==> flow/design.v <==
module FIFO
#(
  parameter DEPTH = 8,
  parameter DATA_WIDTH = 8
)
(
  input clk,
  input rst_n,
  input rden,
  input wren,
  input [DATA_WIDTH-1:0] i_data,
  output reg [DATA_WIDTH-1:0] o_data,
  output full,
  output empty
);
  reg [DATA_WIDTH-1:0] mem [0:DEPTH-1];
  reg [$clog2(DEPTH)-1:0] wr_ptr = 0;
  reg [$clog2(DEPTH)-1:0] rd_ptr = 0;
  reg [15:0] wr = 0;
  reg [15:0] rd = 0;
  reg full_flag = 0;
  reg empty_flag = 1;
  assign full = full_flag;
  assign empty = empty_flag;
  always @(posedge clk or negedge rst_n) begin
    if (!rst_n) begin
      wr_ptr <= 0;
      rd_ptr <= 0;
      full_flag <= 0;
      empty_flag <= 1;
      wr <= 0;
      rd <= 0;
    end else begin
      if (wren && !full_flag) begin
        mem[wr_ptr] <= i_data;
        wr_ptr <= (wr_ptr + 1) % DEPTH;
	wr <= wr + 1;
        empty_flag <= 0;
        if (wr == rd + DEPTH - 1) begin
          full_flag <= 1;
        end
      end
      if (rden && !empty_flag) begin
        o_data <= mem[rd_ptr];
        rd_ptr <= (rd_ptr + 1) % DEPTH;
	rd <= rd + 1;
        full_flag <= 0;
        if (rd == wr - 1) begin
          empty_flag <= 1;
        end
      end
    end
  end
endmodule
# [Tool chain data of FIFO]
# The steps from the RTL of FIFO to its reports follow in flow order.
# Lines are those of the file above, counted from 1.
# Library cell names are shortened.
# The mark -- stands for no value.
[setup] design="FIFO" clock="clk" lib="sky130hd" lib_corner="tt_025C_1v80"

# [After elaboration]
# Source: Yosys, flattened and elaborated. Widths are those after wreduce. Registers that Yosys merges into a memory's read port (data or address) are not register bits. Print and check cells do not count. Equal cells are merged and count once.
[bits] regBits=112 output_inout_bits=10
[classes] addsub=7 n_eq=16 muxes=7 reduce_logical=18
[ops] cell="== test 16 x 32 -> 1 bit" count=2
[ops] cell="case mux 8 bit (select 8 bit)" count=1
[ops] cell="adder 16 x 1 -> 16 bit (second input constant)" count=2
[ops] cell="== test 3 bit (second input constant)" count=8
[ops] cell="AND reduction 3 bit" count=8
[ops] cell="subtractor 17 x 1 -> 18 bit (second input constant)" count=1
[ops] cell="subtractor 16 x 1 -> 17 bit (second input constant)" count=1
[ops] cell="adder 16 x 4 -> 17 bit (second input constant)" count=1
[ops] cell="== test 3 x 2 -> 1 bit (second input constant)" count=4
[ops] cell="adder 3 x 1 -> 3 bit (second input constant)" count=2
[ops] cell="== test 3 x 1 -> 1 bit (second input constant)" count=2
[ops] cell="logical NOT 3 bit" count=2
[ops] cell="two-way mux 1 bit" count=6
[ops] cell="AND reduction 2 bit" count=2
[ops] cell="nonzero test 2 bit" count=2
[ops] cell="logical AND 1 bit" count=2
[ops] cell="logical NOT 1 bit" count=2

# [Longest topological paths]
# Yosys ltp: most cells in a row. Word level: on the elaborated netlist, between registers, memories and ports. Mapped: between sequential cells and ports; inverters and the memories' decode and read muxes count.
[depth] ltp_word=6 abc_area=0 mapped_depth=9 mapped_depth_nobuf=8

# [Synthesis result]
# The flow's flattened synthesis, as Yosys stat reports it; memories are mapped. The netlist is that of the ABC_AREA named above (0 if unset); the other value can give another one.
[types] type="edfxtp_1" count=72 area_total_um2=2.16E+03
[types] type="dfrtp_1" count=39 area_total_um2=975.936
[types] type="xnor2_1" count=47 area_total_um2=411.645
[types] type="ha_1" count=16 area_total_um2=200.192
[types] type="xor2_1" count=14 area_total_um2=122.618
[types] type="nand2_1" count=31 area_total_um2=116.362
[types] type="mux2_2" count=10 area_total_um2=112.608
[types] type="and3_1" count=14 area_total_um2=87.584
[types] type="nand3_1" count=17 area_total_um2=85.082
[types] type="nor2_1" count=22 area_total_um2=82.579
[types] type="a222oi_1" count=8 area_total_um2=80.077
[types] type="clkbuf_1" count=19 area_total_um2=71.318
[types] type="a221oi_1" count=8 area_total_um2=70.067
[types] type="mux2i_1" count=7 area_total_um2=70.067
[types] type="nand4_1" count=10 area_total_um2=62.56
[types] type="nor3_1" count=12 area_total_um2=60.058
[types] type="o21ai_0" count=12 area_total_um2=60.058
[types] type="nand2b_1" count=8 area_total_um2=50.048
# Not listed: further types 37, cells in them 101.
[synth_totals] sequential_area_um2=3164.3 ff_cells=112 cell_count=467 yosys_area_um2=5591.6

# [Path before layout]
# Source: OpenSTA report_checks on the synthesized netlist (no wires, ideal clock, input and output delay 20% of the period each), path of least setup slack; recovery checks are left aside. Register names are those of the netlist, which keeps one name where synthesis merged equal registers.
[synth_path] path_type="register to register" start="register rd_ptr[2]" end="register o_data[0]" tclk_ps=1980 setup_ps=282 setup_slack_ps=66 t_arrival_ps=1632 delay_ps=1914 required_time_ps=1698 driving_pins=9 n_path_buf=3 period_less_setup_slack_ps=1914
# "delay_ps" = arrival - input delay + setup time.
# "driving_pins" counts driving pins, that of a launching flip-flop among them; a cell with two outputs on the path counts twice.
# "period_less_setup_slack_ps" is the clock period less the worst setup slack; recovery checks do not enter. This is arithmetic on one report: input and output delays are still those of the set period (20% each).
# Between the ends stands the longest chain of elaborated cells between them, by number of cells; it is not shown to be the way that was timed. Of several equally long chains one is given.
# Each line given opens the expression or statement behind the cell; cells for indexed reads and writes are added by Yosys, which also makes memories of some case tables.
[synth_between] path_cell_list="dfrtp_1 > clkbuf_1 > inv_1 > ha_1 > buf_1 > nor2_1 > nand2_1 > clkbuf_1 > a41oi_1" elab_chain_len=2
[synth_rtl] item="start: declaration" line=18 source="reg [$clog2(DEPTH)-1:0] rd_ptr = 0;"
[synth_rtl] item="start: assignment" line=28 source="rd_ptr <= 0;"
[synth_rtl] item="start: assignment" line=45 source="rd_ptr <= (rd_ptr + 1) % DEPTH;"
[synth_rtl] item="== test 3 bit" line=44 source="o_data <= mem[rd_ptr];"
[synth_rtl] item="case mux 8 bit (select 8 bit)" line=44
[synth_rtl] item="end: assignment" line=44
[synth_rtl] item="end: declaration" line=12 source="output reg [DATA_WIDTH-1:0] o_data,"

# [Timing after layout]
# Path of least setup slack in the final report of stored run 1 (OpenROAD, finished layout, wires in). Where an end is a register, its clock arrival counts in the times.
# The path's times are printed in steps of 10 ps; the period is the one set.
[layout_path] path_type="register to register" start="register rd[10]" end="register full_flag" t_arrival_ps=2280 setup_slack_ps=210 tclk_ps=2210 driving_pins=7 required_time_ps=2490 setup_ps=70 n_path_buf=1
# Between the ends stands the longest chain of elaborated cells between them, by number of cells; it is not shown to be the way that was timed. Of several equally long chains one is given.
# A register here has more assigning lines than the two given.
[layout_between] path_cell_list="dfrtp_1 > buf_4 > nand4_4 > or4_4 > or3_1 > a311o_1 > o21ai_2" elab_chain_len=6
[layout_rtl] item="start: declaration" line=20 source="reg [15:0] rd = 0;"
[layout_rtl] item="start: assignment" line=32 source="rd <= 0;"
[layout_rtl] item="start: assignment" line=46 source="rd <= rd + 1;"
[layout_rtl] item="adder 16 x 4 -> 17 bit" line=39 source="if (wr == rd + DEPTH - 1) begin"
[layout_rtl] item="subtractor 17 x 1 -> 18 bit" line=39
[layout_rtl] item="== test 16 x 32 -> 1 bit" line=39
[layout_rtl] item="two-way mux 1 bit" line=39
[layout_rtl] item="two-way mux 1 bit" line=34 source="if (wren && !full_flag) begin"
[layout_rtl] item="two-way mux 1 bit" line=43 source="if (rden && !empty_flag) begin"
[layout_rtl] item="end: assignment" line=40 source="full_flag <= 1;"
[layout_rtl] item="end: assignment" line=47 source="full_flag <= 0;"
[layout_rtl] item="end: declaration" line=21 source="reg full_flag = 0;"

--- measured runs ---
Design FIFO on sky130hd. What follows are 2 stored runs of the flow, each under its own settings; their order means nothing. The constraints put input and output delay at 20% of the set period each and load the outputs with 0.01 pF.
By "timing.achieved_period_ps" is meant the clock period of the run minus its worst setup slack. This is arithmetic on one report: input and output delays are still those of the set period (20% each).
By "worst_setup_path_time_ps" is meant the share of the clock period that the worst setup path is allowed (20% is reserved at inputs, 20% at outputs), minus its slack. Clock arrival times at its registers enter into it.
"total_power_mw" is the tool's figure for a default switching activity; nothing was simulated.
"worst_setup_path_time_ps" is known to 10 ps.

[flow] stored run 1: files
==> flow/run.sh <==
#!/bin/bash
# the make line also repeats the synthesis and layout settings of config.mk as NAME=value (left out here)
make -C /OpenROAD-flow-scripts/flow DESIGN_CONFIG=/design/flow/config.mk WORK_HOME=/design/flow/orfs CLKGATE_MAP_FILE= finish
==> flow/config.mk <==
export PLATFORM = sky130hd
export DESIGN_NAME = FIFO
export DESIGN_NICKNAME = FIFO
export VERILOG_FILES = /design/flow/design.v
export SDC_FILE = /design/flow/constraint.sdc
export NUM_CORES = 4
export LEC_CHECK = 0
export CAP_MARGIN = 15
export CELL_PAD_IN_SITES_DETAIL_PLACEMENT = 1
export CORE_ASPECT_RATIO = 1.35
export CORE_MARGIN = 2
export CORE_UTILIZATION = 23
export GPL_ROUTABILITY_DRIVEN = 1
export GPL_TIMING_DRIVEN = 0
export MAX_ROUTING_LAYER = met5
export PLACE_DENSITY_LB_ADDON = 0.07
export SETUP_SLACK_MARGIN = 0.35
export SLEW_MARGIN = 20
==> flow/constraint.sdc <==
create_clock -name core_clock -period 2.21 [get_ports {clk}]
set_input_delay 0.4420 -clock core_clock [delete_from_list [all_inputs] [get_ports {clk}]]
set_output_delay 0.4420 -clock core_clock [all_outputs]
set_load 0.01 [all_outputs]

[flow] stored run 1: metrics
[metrics] final_cell_area_um2 = 7363.3
[metrics] total_power_mw = 8.460
[metrics] worst_setup_path_time_ps = 2000
[metrics] critical_path_type = register to register
[metrics] fin_tns_ps = 0
[metrics] die_area_um2 = 25588.9
[metrics] yosys.chip_area_um2 = 5591.6
[metrics] setup_worst_slack_ps = 208
[metrics] timing.achieved_period_ps = 2002

[flow] stored run 2: files
==> flow/run.sh <==
#!/bin/bash
# the make line also repeats the synthesis and layout settings of config.mk as NAME=value (left out here)
make -C /OpenROAD-flow-scripts/flow DESIGN_CONFIG=/design/flow/config.mk WORK_HOME=/design/flow/orfs CLKGATE_MAP_FILE= finish
==> flow/config.mk <==
export PLATFORM = sky130hd
export DESIGN_NAME = FIFO
export DESIGN_NICKNAME = FIFO
export VERILOG_FILES = /design/flow/design.v
export SDC_FILE = /design/flow/constraint.sdc
export NUM_CORES = 4
export LEC_CHECK = 0
export CAP_MARGIN = 20
export CELL_PAD_IN_SITES_DETAIL_PLACEMENT = 2
export CELL_PAD_IN_SITES_GLOBAL_PLACEMENT = 0
export CORE_MARGIN = 8
export CORE_UTILIZATION = 23
export CTS_CLUSTER_DIAMETER = 300
export CTS_CLUSTER_SIZE = 33
export GPL_ROUTABILITY_DRIVEN = 0
export PLACE_DENSITY_LB_ADDON = 0.23
export SETUP_SLACK_MARGIN = 0.53
export SLEW_MARGIN = 20
export TNS_END_PERCENT = 35
==> flow/constraint.sdc <==
create_clock -name core_clock -period 2.11 [get_ports {clk}]
set_input_delay 0.4220 -clock core_clock [delete_from_list [all_inputs] [get_ports {clk}]]
set_output_delay 0.4220 -clock core_clock [all_outputs]
set_load 0.01 [all_outputs]

[flow] stored run 2: metrics
[metrics] final_cell_area_um2 = 7516.0
[metrics] total_power_mw = 8.985
[metrics] worst_setup_path_time_ps = 1970
[metrics] critical_path_type = register to register
[metrics] fin_tns_ps = 0
[metrics] die_area_um2 = 29556.5
[metrics] yosys.chip_area_um2 = 5591.6
[metrics] setup_worst_slack_ps = 144
[metrics] timing.achieved_period_ps = 1966
--- end ---
