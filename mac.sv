==> flow/design.v <==
module MAC #(
    parameter DATA_WIDTH = 8
) (
    input clk,
    input rst_n,
    input En,
    input Clr,
    input [DATA_WIDTH-1:0] Ain,
    input [DATA_WIDTH-1:0] Bin,
    output [DATA_WIDTH*3-1:0] Cout
);
    typedef enum reg {IDLE, ACC} state_t;
    state_t state, nxt_state;
    reg [DATA_WIDTH*3-1:0] CoutReg;
    logic acc;
    always_ff @(posedge clk, negedge rst_n) begin
        if (!rst_n) begin
	    state <= IDLE;
        end
        else if (Clr) begin
    	    state <= IDLE;
        end
        else begin
	    state <= nxt_state;
        end
    end
    always_comb begin
	acc = 0;  
	nxt_state = state;
	case (state)
	    default : if(En) begin
		nxt_state = ACC;
	    end
	    ACC : if(!En) begin
		nxt_state = IDLE;
	    end else begin
		acc = 1;
	    end
	endcase
    end
    always_ff @(posedge clk, negedge rst_n) begin
	if (!rst_n) begin
	    CoutReg <= '0;
	end else if (Clr) begin
	    CoutReg <= '0;
	end else if (acc) begin
	    CoutReg <= CoutReg + Ain*Bin;
	end
    end
    assign Cout = CoutReg;
endmodule
### Reports on MAC

The steps from the RTL of MAC to its reports follow in flow order.
Lines are those of the file above, counted from 1.
Operators carry their Yosys type and port widths (W data, S select, Z words).
Library cell names are shortened.
The mark - stands for no value.

* top module: MAC
* clock: clk
* library: sky130hd
* library corner: tt_025C_1v80

### Word level

Yosys after proc, flatten, opt, wreduce and memory -nomap, before mapping. Memory bits, and registers merged into a memory's read port (data or address), are not among the register bits. Print and check cells are not counted. Equal cells are merged and count once.

* register bits after elaboration: 25
* output and inout port bits: 24
* cells after elaboration: 10

* reduce/logical cells: 1
* multiply operators: 1
* multiplexer cells: 5
* add/sub/neg operators: 1

Operators with widths (count)
* $mul A8 B8 Y16: 1
* $mux W24: 2
* $add A24 B16 Y24: 1
* $mux W1: 3
* $reduce_bool A2 Y1: 1

### Logic depth

Depth = most cells in a row (Yosys ltp): at word level without a register or memory, in the mapped netlist without a sequential cell, where the memories' decode and read muxes count.

* depth after elaboration: 4
* ABC_AREA: 0
* gate-level depth with buffers: 17
* mapped depth without buffers: 16

### Synthesis result

Yosys stat after the flow's synthesis: flattened, memories mapped to cells. It holds for the ABC_AREA given above (unset counts as 0); a run with the other value may have another netlist.

* buffer cells: 12
* flip-flops: 25
* cell area after synthesis: 3931.3 um^2
* mapped cells: 453

Cells by type (count)
* fa_1: 50
* dfrtp_1: 25
* ha_1: 41
* inv_1: 98
* and2_1: 36
* nand2_1: 56
* a21oi_1: 24
* nor2_1: 18
* mux2_4: 4
* nand3_1: 11
* a211oi_1: 6
* a211oi_2: 3
* nor2b_1: 6
* o21ai_0: 7
* xnor2_1: 4
* a21oi_4: 2
* o21ai_1: 6
* o21ai_2: 3

Other cell types: 33; their cells: 53.

### Worst setup path after synthesis

Path of least setup slack by OpenSTA after synthesis, without wires, with an ideal clock, recovery checks aside; 20% of the period is set as input and as output delay. Where synthesis merged equal registers, the netlist keeps one of their names.

* path kind: input to register
* from: input port Bin[1]
* to: register CoutReg[20]
* path buffers: 1
* data required time: 5572 ps
* time at the first pin: 1140 ps
* path delay: 3961 ps
* external input delay: 1140 ps
* clock period: 5700 ps
* driving pins on the path: 16
* data arrival time: 4973 ps
* setup slack: 600 ps
* synthesis period reached: 5100 ps

"path delay" = arrival - input delay + setup time.
"driving pins on the path": output pins that drive a net of the path, with the launching flip-flop's if there is one; two outputs of one cell count as two.
"synthesis period reached" is the clock period less the worst setup slack; recovery checks do not enter. This is arithmetic on one report: input and output delays are still those of the set period (20% each).
The rows between start and end are the longest chain of elaborated cells between them; the timing report does not say that the signal goes this way. Where chains are equally long, one stands for them.
Each line given opens the expression or statement behind the cell; cells for indexed reads and writes are added by Yosys, which also makes memories of some case tables.
A register here has more assigning lines than the two given.

* path through: clkbuf_1 -> nand2_1 -> fa_1 -> inv_1 -> fa_1 -> fa_1 -> inv_1 -> fa_1 -> inv_1 -> ha_1 -> o211a_1 -> nor3_4 -> a211oi_2 -> a21oi_4 -> o21ai_1 -> mux2_1
* length of the longest elaborated chain: 4
* elaborated cells between the ends (all ways): 4
* those cells by class: 1 x add/sub; 1 x mul; 2 x mux

Ends and longest elaborated chain, post-synthesis
* start: declaration: RTL line 9 `input [DATA_WIDTH-1:0] Bin,`
* $mul A8 B8 Y16: RTL line 47 `CoutReg <= CoutReg + Ain*Bin;`
* $add A24 B16 Y24: RTL line 47
* $mux W24: RTL line 46 `end else if (acc) begin`
* $mux W24: RTL line 44 `end else if (Clr) begin`
* end: assignment: RTL line 43 `CoutReg <= '0;`
* end: assignment: RTL line 47
* end: declaration: RTL line 14 `reg [DATA_WIDTH*3-1:0] CoutReg;`

### Path in the finished layout

Path of least setup slack in the final report of flow run 1 (OpenROAD, finished layout, wires in). Where an end is a register, its clock arrival counts in the times.
The report prints the path's times to 10 ps; the period is as set.

* path kind: input to register
* from: input port Bin[7]
* to: register CoutReg[16]
* clock period: 5540 ps
* driving pins on the path: 18
* time at the first pin: 1110 ps
* external input delay: 1110 ps
* path buffers: 4
* data arrival time: 5040 ps
* setup slack: 700 ps
* data required time: 5740 ps

The rows between start and end are the longest chain of elaborated cells between them; the timing report does not say that the signal goes this way. Where chains are equally long, one stands for them.
A register here has more assigning lines than the two given.

* path through: buf_8 -> buf_6 -> and2_4 -> fa_1 -> fa_2 -> fa_1 -> inv_2 -> fa_1 -> inv_2 -> ha_4 -> and2_4 -> nor4_4 -> buf_4 -> buf_6 -> a21oi_4 -> a221oi_2 -> or4_4 -> nand3_2
* length of the longest elaborated chain: 4
* elaborated cells between the ends (all ways): 4
* those cells by class: 1 x add/sub; 1 x mul; 2 x mux

Ends and longest elaborated chain, post-layout
* start: declaration: RTL line 9 `input [DATA_WIDTH-1:0] Bin,`
* $mul A8 B8 Y16: RTL line 47 `CoutReg <= CoutReg + Ain*Bin;`
* $add A24 B16 Y24: RTL line 47
* $mux W24: RTL line 46 `end else if (acc) begin`
* $mux W24: RTL line 44 `end else if (Clr) begin`
* end: assignment: RTL line 43 `CoutReg <= '0;`
* end: assignment: RTL line 47
* end: declaration: RTL line 14 `reg [DATA_WIDTH*3-1:0] CoutReg;`

Subject: MAC on sky130hd, stored results

Hello all,

Measured data: module MAC, platform sky130hd, 2 stored runs of the flow under differing settings, order arbitrary. Input and output delays are each 20% of the period that was set; the output load is 0.01 pF.
By "achieved period" is meant the clock period of the run minus its worst setup slack. This is arithmetic on one report: input and output delays are still those of the set period (20% each).
By "overall power" is meant OpenSTA's value without simulated activity: inputs other than the clock are taken to toggle once in ten clock periods, and the tool carries that through the logic.

### Flow run 1

Settings: `period_ns=5.54`, `CORE_UTILIZATION=42`, `SETUP_SLACK_MARGIN=1.0`, `PLACE_DENSITY=0.86`, `HOLD_SLACK_MARGIN=0.14`, `CORE_ASPECT_RATIO=1.68`, `CELL_PAD_IN_SITES_GLOBAL_PLACEMENT=2`, `TNS_END_PERCENT=30`, `ABC_AREA=0`, `CTS_CLUSTER_DIAMETER=95`, `MAX_ROUTING_LAYER=met5`, `CAP_MARGIN=20`, `CORE_MARGIN=2`, `SLEW_MARGIN=20`

- Overall power: 2.325 mW
- Area of the die: 10176.0 um^2
- Achieved period: 4836 ps
- Worst setup slack after layout: 704 ps
- Worst hold slack in the final report: 546 ps
- Yosys chip area after synthesis: 3931.3 um^2
- Utilization of the finished layout: 57.9 %
- Setup total negative slack: 0 ps

### Flow run 2

Settings: `period_ns=7.13`, `CAP_MARGIN=20`, `CORE_MARGIN=2`, `CORE_UTILIZATION=40`, `SLEW_MARGIN=20`

- Overall power: 1.171 mW
- Area of the die: 10636.8 um^2
- Achieved period: 5986 ps
- Worst setup slack after layout: 1144 ps
- Worst hold slack in the final report: 563 ps
- Yosys chip area after synthesis: 3931.3 um^2
- Utilization of the finished layout: 47.0 %
- Setup total negative slack: 0 ps

Thanks
